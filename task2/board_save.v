==> flow/design.v <==
module board_save(
    input clk,
    input req_save_to_board,
    input req_analy_to_board,
    input [5:0] row_idx,      
    input [9:0] row_info,       
    output reg ready_from_board,
    output reg resp_from_board,
    output reg [199:0] board
);
    parameter BLOCKS_IN_ROW = 20;
    parameter BLOCKS_IN_COL = 10;
    reg [5:0] save_row_idx;
    always @(posedge clk) begin 
        if(req_save_to_board == 1) begin
            board[row_idx * BLOCKS_IN_COL +: BLOCKS_IN_COL] = row_info;
            resp_from_board <= 1;
            ready_from_board <= 0;
        end else if(req_analy_to_board == 1) begin
            resp_from_board <= 1;
            ready_from_board <= 0;
        end else begin
            resp_from_board <= 0;
            ready_from_board <= 1;
        end
    end
endmodule
### Step by step through the tools: board_save

Tool output for the design above, in the order of the flow.
Lines are those of the file above, counted from 1.
Library cell names are shortened.
A cell with - has no value.

| set-up | value |
|---|---|
| top | board_save |
| clock | clk |
| library | sky130hd |
| timing corner | tt_025C_1v80 |

### Word-level counts

Yosys after proc, flatten, opt, wreduce and memory -nomap, before mapping. Enables and synchronous resets that opt folds into registers are not counted as muxes. Memory bits, and registers merged into a memory's read port (data or address), are not among the register bits. Print and check cells are not counted. Equal cells are merged and count once.

| word-level totals | value |
|---|---|
| register bits after elaboration | 202 |
| bits of input ports | 19 |
| output and inout bits | 202 |
| word-level cells | 12 |

| operators by class | value |
|---|---|
| add/subtract/negate cells | 1 |
| multipliers | 1 |
| shift-type cells | 2 |
| mux-type cells | 2 |
| bitwise logic cells | 3 |

Operators with widths:

| operator | number |
|---|---|
| 10-bit by 33-bit variable shift with 200-bit output | 1 |
| 10-bit by 33-bit variable shift with 200-bit output with constant A | 1 |
| 200-bit AND | 1 |
| 200-bit bitwise OR | 1 |
| 200-bit NOT | 1 |
| 10-bit negator with 33-bit output | 1 |
| 6-bit by 3-bit multiplier with 9-bit output with constant B | 1 |
| 1-bit two-way mux | 2 |

### Depth

Longest topological path by Yosys (ltp), each cell counted once; first at word level (registers and memories cut), then after technology mapping (sequential cells cut; the memories' decode and read muxes count).

| logic depth | value |
|---|---|
| word-level depth | 6 |
| ABC_AREA | 0 |
| gate-level depth with buffers | 16 |
| gate-level depth less buffers | 14 |

### Netlist

Source: synth_stat.txt of the flow (Yosys; design flattened, memories mapped). It holds for the ABC_AREA given above (unset counts as 0); a run with the other value may have another netlist.
The area totals of this step are shown rounded.

Cells by type:

| cell type | number | area in all (sq um) |
|---|---|---|
| edfxtp_1 | 200 | 6005.76 |
| a22o_1 | 109 | 954.666 |
| o21ai_0 | 94 | 470.451 |
| nand2_1 | 120 | 450.432 |
| o2bb2ai_1 | 31 | 271.51 |
| nor2_1 | 60 | 225.216 |
| nand3_1 | 41 | 205.197 |
| o211ai_1 | 26 | 195.187 |
| a21oi_1 | 27 | 135.13 |
| buf_2 | 25 | 125.12 |
| ha_1 | 10 | 125.12 |
| clkbuf_1 | 24 | 90.086 |
| o21ai_1 | 18 | 90.086 |
| a32oi_1 | 10 | 87.584 |
| and2_1 | 13 | 81.328 |
| a22oi_1 | 10 | 75.072 |
| mux2i_1 | 6 | 60.058 |
| nor3_1 | 12 | 60.058 |

Other cell types: 53; their cells: 130.

| mapped netlist | value |
|---|---|
| cells in the netlist | 966 |
| mapped area | 11000 sq um |
| sequential area | 6000 sq um |
| flip-flops | 202 |
| buffers | 57 |

### Worst setup path after synthesis

Path of least setup slack by OpenSTA after synthesis, without wires, with an ideal clock, recovery checks aside; 20% of the period is set as input and as output delay. Where synthesis merged equal registers, the netlist keeps one of their names.

| path after synthesis | value |
|---|---|
| path kind | input to register |
| start | input row_idx[1] |
| end | register board[9] |
| period | 6.97 ns |
| input delay | 1.394 ns |
| setup time | 0.270 ns |
| launch time at the first pin | 1.394 ns |
| arrival | 4.727 ns |
| data required time | 6.700 ns |
| slack | 1.973 ns |
| delay of the path | 3.603 ns |
| stages | 13 |
| buffers on the path | 1 |
| synthesis period reached | 4.997 ns |

"delay of the path" is the arrival time less input delay plus setup time.
"stages" counts driving pins, that of a launching flip-flop among them; a cell with two outputs on the path counts twice.
"synthesis period reached" is the clock period less the worst setup slack; recovery checks do not enter. This is arithmetic on one report: input and output delays are still those of the set period (20% each).
Between the ends stands the longest chain of elaborated cells between them, by number of cells; it is not shown to be the way that was timed. Of several equally long chains one is given.
Each line given opens the expression or statement behind the cell; cells for indexed reads and writes are added by Yosys, which also makes memories of some case tables.
Lines with a computed index may be missing from the assigning lines.

| on the way, after synthesis | value |
|---|---|
| cells stage by stage | ha_1 > ha_1 > fa_1 > xnor2_2 > and3_1 > nand3_1 > ha_1 > or4_1 > or3_1 > buf_2 > nand2b_4 > o211ai_1 > o211ai_1 |
| cells in the longest elaborated chain | 6 |
| elaborated cells on any way between the ends | 7 |
| source lines of those cells | 1 |
| those cells by class | add/sub (1); mul (1); shift (2); logic (3) |

RTL lines, path after synthesis:

| what | line | text |
|---|---|---|
| start: declaration | 5 | `input [5:0] row_idx,` |
| 6-bit by 3-bit multiplier with 9-bit output | 16 | `board[row_idx * BLOCKS_IN_COL +: BLOCKS_IN_COL] = row_info;` |
| 10-bit negator with 33-bit output | 16 |  |
| 10-bit by 33-bit variable shift with 200-bit output | 16 |  |
| 200-bit NOT | 16 |  |
| 200-bit AND | 16 |  |
| 200-bit bitwise OR | 16 |  |
| end: declaration | 9 | `output reg [199:0] board` |

### Path in the finished layout

From the final timing report of stored run 2: the path of least setup slack in the routed layout; clock arrival at registers is part of the times.

| path post-layout | value |
|---|---|
| path kind | input to register |
| start | input row_idx[3] |
| end | register board[6] |
| period | 4.84 ns |
| input delay | 0.97 ns |
| setup time | 0.26 ns |
| launch time at the first pin | 0.97 ns |
| arrival | 4.47 ns |
| data required time | 5.10 ns |
| slack | 0.64 ns |
| stages | 13 |
| buffers on the path | 1 |

Between the ends stands the longest chain of elaborated cells between them, by number of cells; it is not shown to be the way that was timed. Of several equally long chains one is given.
Lines with a computed index may be missing from the assigning lines.

| on the way, post-layout | value |
|---|---|
| cells stage by stage | clkdlybuf4s50_1 > ha_1 > ha_1 > fa_2 > nor2_2 > and3_4 > nand3_1 > ha_1 > or4_1 > or3_1 > nand2b_4 > o211ai_1 > o211ai_1 |
| cells in the longest elaborated chain | 6 |
| elaborated cells on any way between the ends | 7 |
| source lines of those cells | 1 |
| those cells by class | add/sub (1); mul (1); shift (2); logic (3) |

RTL lines, path post-layout:

| what | line | text |
|---|---|---|
| start: declaration | 5 | `input [5:0] row_idx,` |
| 6-bit by 3-bit multiplier with 9-bit output | 16 | `board[row_idx * BLOCKS_IN_COL +: BLOCKS_IN_COL] = row_info;` |
| 10-bit negator with 33-bit output | 16 |  |
| 10-bit by 33-bit variable shift with 200-bit output | 16 |  |
| 200-bit NOT | 16 |  |
| 200-bit AND | 16 |  |
| 200-bit bitwise OR | 16 |  |
| end: declaration | 9 | `output reg [199:0] board` |

Hand-over note for board_save

Record of 2 stored runs of the RTL-to-layout flow on board_save, platform sky130hd. The runs are unordered. Constraints: input delay and output delay 20% of the set period each, output load 0.01 pF.
"clock period reached" means the clock period less the worst setup slack. The figure is calculated, with input and output delays left at 20% of the set period.
Measured values are rounded.

## Stored run 1

==> flow/run.sh <==
#!/bin/bash
# the make line also repeats the synthesis and layout settings of config.mk as NAME=value (left out here)
make -C /OpenROAD-flow-scripts/flow DESIGN_CONFIG=/design/flow/config.mk WORK_HOME=/design/flow/orfs CLKGATE_MAP_FILE= finish
==> flow/config.mk <==
export PLATFORM = sky130hd
export DESIGN_NAME = board_save
export DESIGN_NICKNAME = board_save
export VERILOG_FILES = /design/flow/design.v
export SDC_FILE = /design/flow/constraint.sdc
export NUM_CORES = 4
export LEC_CHECK = 0
export ABC_AREA = 1
export CAP_MARGIN = 10
export CELL_PAD_IN_SITES_DETAIL_PLACEMENT = 2
export CORE_ASPECT_RATIO = 1.11
export CORE_MARGIN = 9
export CORE_UTILIZATION = 41
export CTS_CLUSTER_DIAMETER = 187
export GPL_ROUTABILITY_DRIVEN = 1
export MAX_ROUTING_LAYER = met4
export MIN_ROUTING_LAYER = met2
export PLACE_DENSITY = 0.6
export SETUP_SLACK_MARGIN = 0.29
export SLEW_MARGIN = 20
==> flow/constraint.sdc <==
create_clock -name core_clock -period 5.48 [get_ports {clk}]
set_input_delay 1.0960 -clock core_clock [delete_from_list [all_inputs] [get_ports {clk}]]
set_output_delay 1.0960 -clock core_clock [all_outputs]
set_load 0.01 [all_outputs]

Stored run 1: did not finish, clock tree synthesis stopped with DPL-0033

## Stored run 2

==> flow/run.sh <==
#!/bin/bash
# the make line also repeats the synthesis and layout settings of config.mk as NAME=value (left out here)
make -C /OpenROAD-flow-scripts/flow DESIGN_CONFIG=/design/flow/config.mk WORK_HOME=/design/flow/orfs CLKGATE_MAP_FILE= finish
==> flow/config.mk <==
export PLATFORM = sky130hd
export DESIGN_NAME = board_save
export DESIGN_NICKNAME = board_save
export VERILOG_FILES = /design/flow/design.v
export SDC_FILE = /design/flow/constraint.sdc
export NUM_CORES = 4
export LEC_CHECK = 0
export CAP_MARGIN = 20
export CORE_MARGIN = 2
export CORE_UTILIZATION = 44
export CTS_CLUSTER_SIZE = 31
export PLACE_DENSITY_LB_ADDON = 0.09
export SETUP_SLACK_MARGIN = 0.45
export SLEW_MARGIN = 20
export TNS_END_PERCENT = 65
==> flow/constraint.sdc <==
create_clock -name core_clock -period 4.84 [get_ports {clk}]
set_input_delay 0.9680 -clock core_clock [delete_from_list [all_inputs] [get_ports {clk}]]
set_output_delay 0.9680 -clock core_clock [all_outputs]
set_load 0.01 [all_outputs]

| result of stored run 2 | value |
|---|---|
| standard-cell area after layout | 15000 sq um |
| area of the die | 26000 sq um |
| clock period reached | 4.202 ns |
| synthesized cell area | 11000 sq um |
| utilization of the finished layout | 61% |
| smallest setup slack | 0.64 ns |
| summed negative setup slack | 0.000 ns |

End of note.
